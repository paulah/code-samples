==> flow/design.v <==
`timescale 1ns / 1ps
module shiftAdd(
	input clk,
	input reset,
	input [3:0] A,
	input [3:0] B,
	output reg [7:0] P
	 );
	reg [7:0] p1, p2, p3, p4;
always @(posedge clk) begin
	if(reset) begin
		P = 0;
	end
	else begin
		if(B == 0)
			P = 0;
		else begin
			if(B[0])
				p1 = A;
			else
				p1 = 0;
			if(B[1])
				p2 = (A <<< 1);
			else
				p2 = 0;
			if(B[2])
				p3 = (A <<< 2);
			else
				p3 = 0;
			if(B[3])
				p4 = (A <<< 3);
			else
				p4 = 0;
			P = p1 + p2 + p3 + p4;
		end
	end
end
endmodule
==> Step by step through the tools: shiftAdd <==
What the tools print for shiftAdd, step after step.
Lines are those of the file above, counted from 1.
{ "setup": {"top_module": "shiftAdd", "clk_port": "clk", "lib": "sky130hd", "pvt_corner": "tt_025C_1v80"} }

==> After elaboration <==
Yosys after proc, flatten, opt, wreduce and memory -nomap, before mapping. Enables and synchronous resets that opt folds into registers are not counted as muxes. Memory bits, and registers merged into a memory's read port (data or address), are not among the register bits. Print and check cells are not counted. Equal cells are merged and count once.
{ "word_totals": {"regBits": 8, "input_bits": 10, "out_inout_bits": 8, "mem_bits_rw": 0, "mem_bits_ro": 0, "memories": 0, "clocked_rd_ports_x_width": 0, "latchBits": 0} }
{ "op_classes": {"n_eq": 0, "add_sub_neg": 3, "reduce_logical": 2, "shifts": 0, "cmp": 0, "bitwise": 0, "mux": 12, "div_mod_pow": 0, "n_mul": 0} }
{ "op_table": {"columns": ["operator", "count"], "rows": [
  ["8-bit two-way mux", 8],
  ["8-bit adder", 3],
  ["7-bit two-way mux", 1],
  ["6-bit two-way mux", 1],
  ["5-bit two-way mux", 1],
  ["4-bit logical NOT", 1],
  ["4-bit two-way mux", 1],
  ["2-bit OR reduction", 1]
]} }

==> Depth <==
Yosys ltp: most cells in a row. Word level: on the elaborated netlist, between registers, memories and ports. Mapped: between sequential cells and ports; inverters and the memories' decode and read muxes count.
{ "depth": {"ltp_word": 6, "ABC_AREA": 0, "mapped_depth": 10, "mapped_depth_nobuf": 10} }

==> After synthesis <==
The flow's flattened synthesis, as Yosys stat reports it; memories are mapped. The netlist is that of the ABC_AREA named above (0 if unset); the other value can give another one.
The area totals of this step are shown rounded.
{ "types": {"columns": ["cell_type", "count"], "rows": [
  ["sky130_fd_sc_hd__dfxtp_1", 8],
  ["sky130_fd_sc_hd__ha_1", 10],
  ["sky130_fd_sc_hd__fa_1", 5],
  ["sky130_fd_sc_hd__and2_1", 13],
  ["sky130_fd_sc_hd__o211a_1", 2],
  ["sky130_fd_sc_hd__nand2_1", 5],
  ["sky130_fd_sc_hd__a211oi_1", 2],
  ["sky130_fd_sc_hd__and2_2", 2],
  ["sky130_fd_sc_hd__inv_1", 4],
  ["sky130_fd_sc_hd__o21bai_1", 2],
  ["sky130_fd_sc_hd__nor4_2", 1],
  ["sky130_fd_sc_hd__nor2_1", 3],
  ["sky130_fd_sc_hd__o21ai_0", 2],
  ["sky130_fd_sc_hd__xnor2_1", 1],
  ["sky130_fd_sc_hd__nor2_2", 1],
  ["sky130_fd_sc_hd__nor3_1", 1]
]} }
{ "synth_totals": {"mapped_area_um2": 619, "buf_cells": 0, "seq_area_um2": 160, "cells": 62, "flip_flops": 8} }

==> Path before layout <==
Source: OpenSTA report_checks on the synthesized netlist (no wires, ideal clock, input and output delay 20% of the period each), path of least setup slack; recovery checks are left aside. Register names are those of the netlist, which keeps one name where synthesis merged equal registers.
{ "synth_path": {"kind": "input -> register", "start": "input B[0]", "end": "register P[7]", "in_delay_ns": 0.684, "delay_ns": 2.530, "arrival_ns": 3.098, "t_first_pin_ns": 0.684, "clock_period_ns": 3.42, "path_buffers": 0, "required_ns": 3.304, "path_slack_ns": 0.206, "driving_pins": 10, "synth_period_reached_ns": 3.214} }
"delay_ns" is the arrival time less input delay plus setup time.
"driving_pins" counts driving pins, that of a launching flip-flop among them; a cell with two outputs on the path counts twice.
"synth_period_reached_ns" is the clock period less the worst setup slack; recovery checks do not enter. This is arithmetic on one report: input and output delays are still those of the set period (20% each).
Between the ends stands the longest chain of elaborated cells between them, by number of cells; it is not shown to be the way that was timed. Of several equally long chains one is given.
Each line given opens the expression or statement behind the cell; cells for indexed reads and writes are added by Yosys, which also makes memories of some case tables.
A register here has more assigning lines than the two given.
{ "synth_via": {"path_cell_list": "sky130_fd_sc_hd__and2_2 sky130_fd_sc_hd__fa_1 sky130_fd_sc_hd__inv_1 sky130_fd_sc_hd__fa_1 sky130_fd_sc_hd__inv_1 sky130_fd_sc_hd__ha_1 sky130_fd_sc_hd__fa_1 sky130_fd_sc_hd__a211oi_1 sky130_fd_sc_hd__o21bai_1 sky130_fd_sc_hd__o211a_1", "elab_chain_len": 6, "cone_cells": 14} }
{ "synth_lines": {"columns": ["element", "line", "source"], "rows": [
  ["start: declaration", 6, "input [3:0] B,"],
  ["4-bit two-way mux", 18, "if(B[0])"],
  ["8-bit two-way mux", 15, "if(B == 0)"],
  ["8-bit two-way mux", 11, "if(reset) begin"],
  ["8-bit adder x3", 34, "P = p1 + p2 + p3 + p4;"],
  ["end: assignment", 16, "P = 0;"],
  ["end: assignment", 34, null],
  ["end: declaration", 7, "output reg [7:0] P"]
]} }

==> Path in the finished layout <==
Path of least setup slack in the final report of flow run A (OpenROAD, finished layout, wires in). Where an end is a register, its clock arrival counts in the times.
{ "layout_path": {"kind": "input -> register", "start": "input A[0]", "end": "register P[7]", "clock_period_ns": 3.29, "driving_pins": 10, "required_ns": 3.43, "t_first_pin_ns": 0.66, "path_slack_ns": 0.27, "arrival_ns": 3.16, "path_buffers": 1, "in_delay_ns": 0.66} }
Between the ends stands the longest chain of elaborated cells between them, by number of cells; it is not shown to be the way that was timed. Of several equally long chains one is given.
A register here has more assigning lines than the two given.
{ "layout_via": {"path_cell_list": "sky130_fd_sc_hd__clkdlybuf4s50_1 sky130_fd_sc_hd__nand2_1 sky130_fd_sc_hd__fa_2 sky130_fd_sc_hd__fa_1 sky130_fd_sc_hd__inv_1 sky130_fd_sc_hd__ha_2 sky130_fd_sc_hd__fa_2 sky130_fd_sc_hd__a211oi_2 sky130_fd_sc_hd__o21bai_1 sky130_fd_sc_hd__o211a_1", "elab_chain_len": 6, "cone_cells": 15} }
{ "layout_lines": {"columns": ["element", "line", "source"], "rows": [
  ["start: declaration", 5, "input [3:0] A,"],
  ["4-bit two-way mux", 18, "if(B[0])"],
  ["8-bit two-way mux", 15, "if(B == 0)"],
  ["8-bit two-way mux", 11, "if(reset) begin"],
  ["8-bit adder x3", 34, "P = p1 + p2 + p3 + p4;"],
  ["end: assignment", 16, "P = 0;"],
  ["end: assignment", 34, null],
  ["end: declaration", 7, "output reg [7:0] P"]
]} }

Ticket comment

Stored flow runs of shiftAdd (2 of them; Yosys, OpenROAD, sky130hd). They differ in their settings and are not a sequence. Constraints: input delay and output delay 20% of the set period each, output load 0.01 pF.
By "achieved_clock_period_ns" is meant the clock period of the run minus its worst setup slack. This is arithmetic on one report: input and output delays are still those of the set period (20% each).
"worst_path_allowed_less_slack_ns" = time allowed to the worst setup path (clock period - input delay - output delay, where it has them) - its slack; a late launch clock adds to it, a late capture clock takes from it.
"total_power_w" is the tool's figure for a default switching activity; nothing was simulated.
The measured numbers are rounded.

Flow run A
==> flow/run.sh <==
#!/bin/bash
# the make line also repeats the synthesis and layout settings of config.mk as NAME=value (left out here)
make -C /OpenROAD-flow-scripts/flow DESIGN_CONFIG=/design/flow/config.mk WORK_HOME=/design/flow/orfs CLKGATE_MAP_FILE= finish
==> flow/config.mk <==
export PLATFORM = sky130hd
export DESIGN_NAME = shiftAdd
export DESIGN_NICKNAME = shiftAdd
export VERILOG_FILES = /design/flow/design.v
export SDC_FILE = /design/flow/constraint.sdc
export NUM_CORES = 4
export LEC_CHECK = 0
export CAP_MARGIN = 20
export CORE_MARGIN = 2
export CORE_UTILIZATION = 40
export CTS_CLUSTER_DIAMETER = 177
export CTS_CLUSTER_SIZE = 35
export GPL_ROUTABILITY_DRIVEN = 1
export GPL_TIMING_DRIVEN = 1
export PLACE_DENSITY = 0.74
export SLEW_MARGIN = 35
export TNS_END_PERCENT = 90
==> flow/constraint.sdc <==
create_clock -name core_clock -period 3.29 [get_ports {clk}]
set_input_delay 0.6580 -clock core_clock [delete_from_list [all_inputs] [get_ports {clk}]]
set_output_delay 0.6580 -clock core_clock [all_outputs]
set_load 0.01 [all_outputs]

==> results of flow run A, as JSON <==
{
  "final_hold_ws_ns": 0.826,
  "design_die_area_um2": 1880,
  "setupTns_ns": 0.000,
  "yosys_chip_area_um2": 619,
  "achieved_clock_period_ns": 3.023,
  "worst_setup_slack_ns": 0.267,
  "finalUtil_pct": 65.0,
  "total_power_w": 0.000311,
  "finish.stdcell_area_um2": 956,
  "worst_path_allowed_less_slack_ns": 2.37,
  "path_kind": "input -> register"
}

Flow run B
==> flow/run.sh <==
#!/bin/bash
# the make line also repeats the synthesis and layout settings of config.mk as NAME=value (left out here)
make -C /OpenROAD-flow-scripts/flow DESIGN_CONFIG=/design/flow/config.mk WORK_HOME=/design/flow/orfs CLKGATE_MAP_FILE= finish
==> flow/config.mk <==
export PLATFORM = sky130hd
export DESIGN_NAME = shiftAdd
export DESIGN_NICKNAME = shiftAdd
export VERILOG_FILES = /design/flow/design.v
export SDC_FILE = /design/flow/constraint.sdc
export NUM_CORES = 4
export LEC_CHECK = 0
export ABC_AREA = 1
export CAP_MARGIN = 30
export CELL_PAD_IN_SITES_GLOBAL_PLACEMENT = 0
export CORE_MARGIN = 2
export CORE_UTILIZATION = 53
export GPL_TIMING_DRIVEN = 0
export SLEW_MARGIN = 20
==> flow/constraint.sdc <==
create_clock -name core_clock -period 2.63 [get_ports {clk}]
set_input_delay 0.5260 -clock core_clock [delete_from_list [all_inputs] [get_ports {clk}]]
set_output_delay 0.5260 -clock core_clock [all_outputs]
set_load 0.01 [all_outputs]

==> results of flow run B, as JSON <==
{
  "final_hold_ws_ns": 0.556,
  "design_die_area_um2": 1490,
  "setupTns_ns": 0.000,
  "yosys_chip_area_um2": 636,
  "achieved_clock_period_ns": 2.546,
  "worst_setup_slack_ns": 0.084,
  "finalUtil_pct": 78.0,
  "total_power_w": 0.000377,
  "finish.stdcell_area_um2": 867,
  "worst_path_allowed_less_slack_ns": 2.02,
  "path_kind": "input -> register"
}
